==> flow/design.v <==
module modMultiDivfreq ( ClkIn, ClockOut);
parameter NB_DIV = 24;				 
input ClkIn;							 
output[(NB_DIV-1):0] ClockOut;	 
genvar i;
generate for ( i = 0; i < NB_DIV ; i = i+1 )
    begin: 
		inst divfreq #(48,24,0,16) div_i(ClkIn, ClockOut[i]);
    end
endgenerate
endmodule
module divfreq(ClkIn, ClkOut);
input ClkIn;
output ClkOut;
parameter NB = 5;
parameter NBTON = 2;
parameter POLARITE = 0;
parameter BUS_SIZE = 8;
reg ClkOut;
reg[BUS_SIZE-1:0] i;
always @(negedge(ClkIn))
begin
	if (i < NB)
	begin
		i <= i + 1;
	end
	else
	begin
		i <= 0;
	end
end
always @(i)
begin
	if (i < NBTON)
	begin
		ClkOut <= POLARITE;
	end
	else
	begin
		ClkOut <= ~POLARITE;
	end	
end
endmodule
Reports on modMultiDivfreq
What the tools print for modMultiDivfreq, step after step. Line numbers count from 1 in the design file above. Operators: Yosys type, input widths -> output width; for muxes data width and select width s. Library cell names are shortened. The mark - stands for no value.

Design top: modMultiDivfreq. Clock port: ClkIn. Library: sky130hd. Corner: tt_025C_1v80.

Elaborated design
Counts by Yosys on the flattened word-level netlist (proc, flatten, opt, wreduce; memories kept). Register bits leave out memories and registers merged into their read ports (data or address); mux counts leave out enables and synchronous resets folded into registers. Print and check cells are left out. Cells with the same type and inputs are merged into one.

Under register bits stands 384. Under latch bits stands 0. The figure for bits in writable memories is 0. ROM bits: 0. Word width x clocked read ports: 0. The figure for memories is 0. The entry for input bits reads 1. For output and inout port bits the number is 24. The entry for elaborated cells reads 120.

For add/sub/neg operators the number is 24. For multiply operators the number is 0. For div/mod/pow operators the number is 0. Under order comparisons stands 48. For equality and inequality tests the number is 0. Shift operators: 0. For muxes and demuxes the number is 24. For bitwise gates (word level) the number is 0. Under reductions and logical operators stands 0.

Operator list (count): $add 16x1->16 const B (24); $lt 16x5->1 const B (24); $lt 16x6->1 const B (24); $mux 1 (24).

Logic depth
Yosys ltp: most cells in a row. Word level: on the elaborated netlist, between registers, memories and ports. Mapped: between sequential cells and ports; inverters and the memories' decode and read muxes count.

For depth in word-level cells the number is 2. ABC_AREA: 1. The figure for mapped depth is 5. The figure for mapped depth without buffers is 5.

Netlist
Yosys stat after the flow's synthesis: flattened, memories mapped to cells. It holds for the ABC_AREA given above (unset counts as 0); a run with the other value may have another netlist. The area totals of this step are shown rounded.

Cells by type: dfxtp_1 (count 384, area in all 7.69E+03 um^2); nor2_1 (count 259, area in all 972.182 um^2); nand2_1 (count 149, area in all 559.286 um^2); xor2_1 (count 39, area in all 341.578 um^2); ha_1 (count 24, area in all 300.288 um^2); inv_1 (count 69, area in all 258.998 um^2); nand3_1 (count 50, area in all 250.24 um^2); xnor2_1 (count 24, area in all 210.202 um^2); buf_4 (count 24, area in all 180.173 um^2); a21oi_1 (count 33, area in all 165.158 um^2); nor2_2 (count 24, area in all 150.144 um^2); nand2_2 (count 22, area in all 137.632 um^2); nand4_1 (count 22, area in all 137.632 um^2); o21ai_0 (count 22, area in all 110.106 um^2); or2_1 (count 9, area in all 56.304 um^2); nand3_2 (count 2, area in all 20.019 um^2); conb_1 (count 1, area in all 3.754 um^2).

Under cells in the netlist stands 1157. Cell area after synthesis: 11500 um^2. For sequential area the number is 7690 um^2. Under flip-flop cells stands 384. The entry for buffers reads 24.

==> results <==
Measured data: module modMultiDivfreq, platform sky130hd, 2 stored runs of the flow under differing settings, order arbitrary. Input and output delays are each 20% of the period that was set; the output load is 0.01 pF. By "power" is meant OpenSTA's value without simulated activity: inputs other than the clock are taken to toggle once in ten clock periods, and the tool carries that through the logic. Results are given in rounded form.

Files of run 1:
==> flow/run.sh <==
#!/bin/bash
# the make line also repeats the synthesis and layout settings of config.mk as NAME=value (left out here)
make -C /OpenROAD-flow-scripts/flow DESIGN_CONFIG=/design/flow/config.mk WORK_HOME=/design/flow/orfs CLKGATE_MAP_FILE= finish
==> flow/config.mk <==
export PLATFORM = sky130hd
export DESIGN_NAME = modMultiDivfreq
export DESIGN_NICKNAME = modMultiDivfreq
export VERILOG_FILES = /design/flow/design.v
export SDC_FILE = /design/flow/constraint.sdc
export NUM_CORES = 4
export LEC_CHECK = 0
export ABC_AREA = 1
export CAP_MARGIN = 20
export CELL_PAD_IN_SITES_DETAIL_PLACEMENT = 2
export CORE_MARGIN = 2
export CORE_UTILIZATION = 72
export CTS_CLUSTER_SIZE = 21
export MIN_ROUTING_LAYER = met1
export PLACE_DENSITY = 0.61
export SETUP_SLACK_MARGIN = 1.46
export SLEW_MARGIN = 40
==> flow/constraint.sdc <==
create_clock -name core_clock -period 7.76 [get_ports {ClkIn}]
set_input_delay 1.5520 -clock core_clock [delete_from_list [all_inputs] [get_ports {ClkIn}]]
set_output_delay 1.5520 -clock core_clock [all_outputs]
set_load 0.01 [all_outputs]

Outcome of run 1: no final report: placement broke off with DPL-0033.

Files of run 2:
==> flow/run.sh <==
#!/bin/bash
# the make line also repeats the synthesis and layout settings of config.mk as NAME=value (left out here)
make -C /OpenROAD-flow-scripts/flow DESIGN_CONFIG=/design/flow/config.mk WORK_HOME=/design/flow/orfs CLKGATE_MAP_FILE= finish
==> flow/config.mk <==
export PLATFORM = sky130hd
export DESIGN_NAME = modMultiDivfreq
export DESIGN_NICKNAME = modMultiDivfreq
export VERILOG_FILES = /design/flow/design.v
export SDC_FILE = /design/flow/constraint.sdc
export NUM_CORES = 4
export LEC_CHECK = 0
export CAP_MARGIN = 20
export CORE_ASPECT_RATIO = 0.82
export CORE_MARGIN = 2
export CORE_UTILIZATION = 36
export CTS_CLUSTER_DIAMETER = 147
export GPL_ROUTABILITY_DRIVEN = 0
export MIN_ROUTING_LAYER = met1
export PLACE_DENSITY_LB_ADDON = 0.11
export SETUP_SLACK_MARGIN = 0.59
export SLEW_MARGIN = 20
==> flow/constraint.sdc <==
create_clock -name core_clock -period 2.97 [get_ports {ClkIn}]
set_input_delay 0.5940 -clock core_clock [delete_from_list [all_inputs] [get_ports {ClkIn}]]
set_output_delay 0.5940 -clock core_clock [all_outputs]
set_load 0.01 [all_outputs]

Results of run 2. The measured Yosys chip area after synthesis is 11500 um^2. The area of the die reads 33300 um^2. The standard-cell area of the final layout stands at 18900 um^2. The measured utilization of the finished layout is 60.0%. The lowest setup slack comes to -1.01 ns. For the total negative slack on setup checks the run shows -27.1 ns. The worst hold slack in the final report comes to 0.440 ns. The power stands at 12.6 mW.
